==> flow/design.v <==
module fsm_gates (
    input  logic clk,
    input  logic RESETN,
    input  logic ENTER,
    input  logic MATCH,
    output logic LOCKED,
    output logic savePW,
    output logic saveAT,
    output logic [2:0] present_state_bits
);
    logic [2:0] state, next_state;
    always_comb begin
        next_state = state;
        unique case (state)
            3'b000: if (ENTER)                 next_state = 3'b001; 
            3'b001: if (!ENTER)                next_state = 3'b101; 
            3'b101: if (!ENTER)                next_state = 3'b010; 
            3'b010: if (ENTER)                 next_state = 3'b011; 
            3'b011: if (!ENTER && MATCH)       next_state = 3'b100; 
                    else if (!ENTER && !MATCH) next_state = 3'b101;
            3'b100: if (!ENTER)                next_state = 3'b000; 
            default:                           next_state = 3'b000;
        endcase
    end
    always_comb begin
        LOCKED = 0;
        savePW = 0;
        saveAT = 0;
        case (state)
            3'b000: LOCKED = 0;                  
            3'b001: begin savePW = 1; LOCKED = 0; end
            3'b010: LOCKED = 1;                    
            3'b011: begin saveAT = 1; LOCKED = 1; end
            3'b100: LOCKED = 0;                     
            3'b101: LOCKED = 1;                     
            default: LOCKED = 0;
        endcase
    end
    always_ff @(posedge clk or negedge RESETN) begin
        if (!RESETN)
            state <= 3'b000;
        else
            state <= next_state;
    end
    assign present_state_bits = state;
endmodule
module safe (
	 input  logic [9:0] SW,          
    input  logic [1:0] KEY,         
    input  logic       MAX10_CLK1_50, 
    output logic [9:0] LEDR,        
    output logic [7:0] HEX5, HEX4, HEX3, HEX2, HEX1, HEX0
);
	logic savePW, saveAT, LOCKED;
	logic [2:0] present_state_bits;
	logic MATCH;
		 fsm_gates FSM (
			  .clk      (MAX10_CLK1_50),
			  .RESETN   (KEY[0]),
			  .ENTER    (~KEY[1]),
			  .MATCH    (MATCH),
			  .LOCKED   (LOCKED),
			  .savePW   (savePW),
			  .saveAT   (saveAT)
		 );
    logic [9:0] PASSWORD, ATTEMPT; 
	 always_ff @(posedge MAX10_CLK1_50) begin
        if (~KEY[0]) begin            
            PASSWORD <= 10'b0000000000; 
            ATTEMPT  <= 10'b1111111111; 
        end
        else begin
            if (savePW)
                PASSWORD <= SW;      
            if (saveAT)
                ATTEMPT <= SW;        
        end
    end
    assign MATCH = (ATTEMPT == PASSWORD);
    logic [9:0] diff;
    logic [3:0] HINT;
    assign diff = SW ^ PASSWORD;
    always_comb begin
        HINT = 0;
        for (int i = 0; i < 10; i++)
            HINT += diff[i];
    end
    localparam logic [47:0] OPEN_PATTERN   = 48'hFC_C0_8C_86_AB_F7; 
    localparam logic [47:0] LOCKED_PATTERN = 48'hC7_C0_C6_89_86_C0;
    logic [47:0] HEX_DISPLAY;
    always_comb begin
        if (LOCKED)
            HEX_DISPLAY = LOCKED_PATTERN;
        else
            HEX_DISPLAY = OPEN_PATTERN;
        LEDR = 10'b0;
        LEDR[3:0] = HINT; 
		  LEDR[9:4] = {3'b000, present_state_bits};
    end
    assign {HEX5, HEX4, HEX3, HEX2, HEX1, HEX0} = HEX_DISPLAY;
endmodule
=== Step by step through the tools: safe ===
The steps from the RTL of safe to its reports follow in flow order.
Line numbers count from 1 in the design file above.
Not given: n/a

* Design top: safe
* Clock input: MAX10_CLK1_50
* Cell library: sky130hd
* Library corner: tt_025C_1v80

=== After elaboration ===
Counts by Yosys on the flattened word-level netlist (proc, flatten, opt, wreduce; memories kept). Register bits leave out memories and registers merged into their read ports (data or address). Print and check cells are left out. Cells with the same type and inputs are merged into one.

* Bits in registers: 23
* Bits in latches: 0
* Memory bits (writable): 0
* Bits in read-only memories: 0
* Word width x clocked read ports: 0
* Memories kept: 0
* Bits of input ports: 13
* Output and inout bits: 58
* Elaborated cells: 43

* Add/subtract/negate cells: 9
* $mul: 0
* Divide/modulo/power cells: 0
* $lt $le $gt $ge: 0
* Equal/unequal tests: 12
* Shift-type cells: 0
* Multiplexer cells: 12
* Bitwise operators: 1
* Reduce/logical cells: 6

{| class="wikitable"
|+ Operators with widths
! kind !! count
|-
| 46-bit 2-to-1 mux || 1
|-
| 4-bit by 1-bit adder with 4-bit output || 6
|-
| 3-bit 2-to-1 mux || 7
|-
| 3-bit case mux with 6-bit select || 1
|-
| 10-bit == test || 1
|-
| 10-bit XOR || 1
|-
| 2-bit != test with constant B || 5
|-
| 3-bit by 2-bit == test with 1-bit output with constant B || 2
|-
| 3-bit == test with constant B || 2
|-
| 6-bit AND reduction || 1
|-
| 3-bit by 1-bit adder with 4-bit output || 1
|-
| 2-bit by 1-bit adder with 3-bit output || 1
|-
| 3-bit by 1-bit == test with 1-bit output with constant B || 1
|-
| 3-bit by 1-bit != test with 1-bit output with constant B || 1
|-
| 3-bit logical NOT || 1
|-
| 3-bit OR reduction || 1
|-
| 1-bit 2-to-1 mux || 3
|-
| 1-bit by 1-bit adder with 2-bit output || 1
|-
| 1-bit logical AND || 2
|-
| 1-bit logical NOT || 1
|}

=== Depth ===
Yosys ltp: most cells in a row. Word level: on the elaborated netlist, between registers, memories and ports. Mapped: between sequential cells and ports; inverters and the memories' decode and read muxes count.

* Depth after elaboration: 10
* ABC_AREA: 1
* Gate-level depth with buffers: 9
* Mapped depth without buffers: 9

=== Synthesis result ===
Source: synth_stat.txt of the flow (Yosys; design flattened, memories mapped). It holds for the ABC_AREA given above (unset counts as 0); a run with the other value may have another netlist.

{| class="wikitable"
|+ Cell types
! type !! count !! total area (um^2)
|-
| sky130_fd_sc_hd__dfxtp_1 || 20 || 400.384
|-
| sky130_fd_sc_hd__buf_4 || 53 || 397.882
|-
| sky130_fd_sc_hd__nand2_1 || 34 || 127.622
|-
| sky130_fd_sc_hd__dfrtp_1 || 5 || 125.12
|-
| sky130_fd_sc_hd__fa_1 || 6 || 120.115
|-
| sky130_fd_sc_hd__nor2_1 || 26 || 97.594
|-
| sky130_fd_sc_hd__inv_1 || 23 || 86.333
|-
| sky130_fd_sc_hd__o21ai_0 || 17 || 85.082
|-
| sky130_fd_sc_hd__xnor2_1 || 9 || 78.826
|-
| sky130_fd_sc_hd__a21oi_1 || 13 || 65.062
|-
| sky130_fd_sc_hd__xor2_1 || 4 || 35.034
|-
| sky130_fd_sc_hd__dfstp_2 || 1 || 26.275
|-
| sky130_fd_sc_hd__ha_1 || 2 || 25.024
|-
| sky130_fd_sc_hd__nand3_1 || 5 || 25.024
|-
| sky130_fd_sc_hd__buf_2 || 3 || 15.014
|-
| sky130_fd_sc_hd__conb_1 || 2 || 7.507
|-
| sky130_fd_sc_hd__inv_2 || 2 || 7.507
|-
| sky130_fd_sc_hd__o21bai_1 || 1 || 7.507
|}

Other cell types: 4; their cells: 4.

* Cells in the netlist: 230
* Cell area after synthesis: 1754.2 um^2
* Area of sequential cells: 551.8 um^2
* Flip-flops: 26

=== Timing after synthesis ===
Source: OpenSTA report_checks on the synthesized netlist (no wires, ideal clock, input and output delay 20% of the period each), path of least setup slack; recovery checks are left aside. Register names are those of the netlist, which keeps one name where synthesis merged equal registers.

* Kind: input to output
* Start point: input port SW[1]
* End point: output port LEDR[2]
* Clock period: 4030 ps
* Input delay: 806 ps
* Output delay: 806 ps
* Data arrival time: 3286 ps
* Slack: -62 ps
* Delay of the path: 2480 ps
* Stages: 9
* Path buffers: 0
* Synthesis period reached: 4092 ps

"delay of the path" is the arrival time less input delay plus setup time.
A path that ends at an output port has no setup time.
"stages": output pins that drive a net of the path, with the launching flip-flop's if there is one; two outputs of one cell count as two.
"synthesis period reached" = period - worst setup slack (recovery checks aside). The figure is calculated, with input and output delays left at 20% of the set period.
The rows between start and end are the longest chain of elaborated cells between them; the timing report does not say that the signal goes this way. Where chains are equally long, one stands for them.
Each line given opens the expression or statement behind the cell; cells for indexed reads and writes are added by Yosys, which also makes memories of some case tables.

* Cell sequence: sky130_fd_sc_hd__xnor2_1 -> sky130_fd_sc_hd__fa_1 -> sky130_fd_sc_hd__fa_1 -> sky130_fd_sc_hd__fa_1 -> sky130_fd_sc_hd__inv_1 -> sky130_fd_sc_hd__ha_1 -> sky130_fd_sc_hd__inv_1 -> sky130_fd_sc_hd__fa_1 -> sky130_fd_sc_hd__xor2_1
* Length of the longest elaborated chain: 10

{| class="wikitable"
|+ RTL lines, path post-synthesis
! element !! RTL line !! text
|-
| start, declared || 48 || <nowiki>input logic [9:0] SW,</nowiki>
|-
| 10-bit XOR || 82 || <nowiki>assign diff = SW ^ PASSWORD;</nowiki>
|-
| 1-bit by 1-bit adder with 2-bit output || 86 || <nowiki>HINT += diff[i];</nowiki>
|-
| 2-bit by 1-bit adder with 3-bit output || 86 ||
|-
| 3-bit by 1-bit adder with 4-bit output || 86 ||
|-
| 4-bit by 1-bit adder with 4-bit output (6 in a row) || 86 ||
|-
| end, declared || 51 || <nowiki>output logic [9:0] LEDR,</nowiki>
|}

=== Worst path after layout ===
From the final timing report of run 1: the path of least setup slack in the routed layout; clock arrival at registers is part of the times.
The path's times are printed in steps of 10 ps; the period is the one set.

* Kind: input to output
* Start point: input port SW[0]
* End point: output port LEDR[1]
* Clock period: 3260 ps
* Input delay: 650 ps
* Output delay: 650 ps
* Data arrival time: 3260 ps
* Slack: -650 ps
* Stages: 11
* Path buffers: 2

The rows between start and end are the longest chain of elaborated cells between them; the timing report does not say that the signal goes this way. Where chains are equally long, one stands for them.

* Cell sequence: sky130_fd_sc_hd__buf_8 -> sky130_fd_sc_hd__xnor2_4 -> sky130_fd_sc_hd__fa_1 -> sky130_fd_sc_hd__fa_1 -> sky130_fd_sc_hd__fa_1 -> sky130_fd_sc_hd__inv_2 -> sky130_fd_sc_hd__ha_4 -> sky130_fd_sc_hd__inv_2 -> sky130_fd_sc_hd__fa_2 -> sky130_fd_sc_hd__inv_2 -> sky130_fd_sc_hd__buf_6
* Length of the longest elaborated chain: 10

{| class="wikitable"
|+ RTL lines, path post-layout
! element !! RTL line !! text
|-
| start, declared || 48 || <nowiki>input logic [9:0] SW,</nowiki>
|-
| 10-bit XOR || 82 || <nowiki>assign diff = SW ^ PASSWORD;</nowiki>
|-
| 1-bit by 1-bit adder with 2-bit output || 86 || <nowiki>HINT += diff[i];</nowiki>
|-
| 2-bit by 1-bit adder with 3-bit output || 86 ||
|-
| 3-bit by 1-bit adder with 4-bit output || 86 ||
|-
| 4-bit by 1-bit adder with 4-bit output (6 in a row) || 86 ||
|-
| end, declared || 51 || <nowiki>output logic [9:0] LEDR,</nowiki>
|}

--- measured runs ---
Record of 2 stored runs of the RTL-to-layout flow on safe, platform sky130hd. The runs are unordered. Constraints: input delay and output delay 20% of the set period each, output load 0.01 pF.
"clock period achieved" = clock period - worst setup slack. The figure is calculated, with input and output delays left at 20% of the set period.
"time on the worst setup path" is the time allowed to the run's worst setup path (the clock period less input and output delay, where it has them) less its slack. Clock arrival times count: a late capture clock shortens it, a late launch clock lengthens it.
"total power of the final layout" is the tool's figure for a default switching activity; nothing was simulated.
"time on the worst setup path" is given in steps of 10 ps.

=== Run 1 ===
{| class="wikitable"
! Setting !! Value
|-
| period_ns || 3.26
|-
| CORE_UTILIZATION || 16
|-
| PLACE_DENSITY_LB_ADDON || 0.13
|-
| CORE_MARGIN || 9
|-
| CELL_PAD_IN_SITES_DETAIL_PLACEMENT || 2
|-
| ABC_AREA || 1
|-
| GPL_ROUTABILITY_DRIVEN || 1
|-
| CTS_CLUSTER_DIAMETER || 318
|-
| MIN_ROUTING_LAYER || met1
|-
| CAP_MARGIN || 20
|-
| SLEW_MARGIN || 20
|-
! Result !! Value
|-
| Standard-cell area of the final layout || 2328.5 um^2
|-
| Final utilization || 22.2 %
|-
| Worst setup slack after layout || -653 ps
|-
| Die footprint || 15056.5 um^2
|-
| Worst hold slack after layout || 485 ps
|-
| Clock period achieved || 3913 ps
|-
| Synthesis area || 1754.2 um^2
|-
| Total power of the final layout || 937.3 µW
|-
| Total negative setup slack || -2099 ps
|-
| Time on the worst setup path || 2610 ps
|-
| Type of the worst setup path || input to output
|}

=== Run 2 ===
{| class="wikitable"
! Setting !! Value
|-
| period_ns || 3.85
|-
| CORE_UTILIZATION || 59
|-
| PLACE_DENSITY || 0.67
|-
| HOLD_SLACK_MARGIN || 0.06
|-
| GPL_ROUTABILITY_DRIVEN || 0
|-
| CAP_MARGIN || 20
|-
| CORE_MARGIN || 2
|-
| SLEW_MARGIN || 20
|-
! Result !! Value
|-
| Standard-cell area of the final layout || 2117.0 um^2
|-
| Final utilization || 76.1 %
|-
| Worst setup slack after layout || -341 ps
|-
| Die footprint || 3396.0 um^2
|-
| Worst hold slack after layout || 510 ps
|-
| Clock period achieved || 4191 ps
|-
| Synthesis area || 1737.9 um^2
|-
| Total power of the final layout || 791.9 µW
|-
| Total negative setup slack || -853 ps
|-
| Time on the worst setup path || 2650 ps
|-
| Type of the worst setup path || input to output
|}
--- end ---
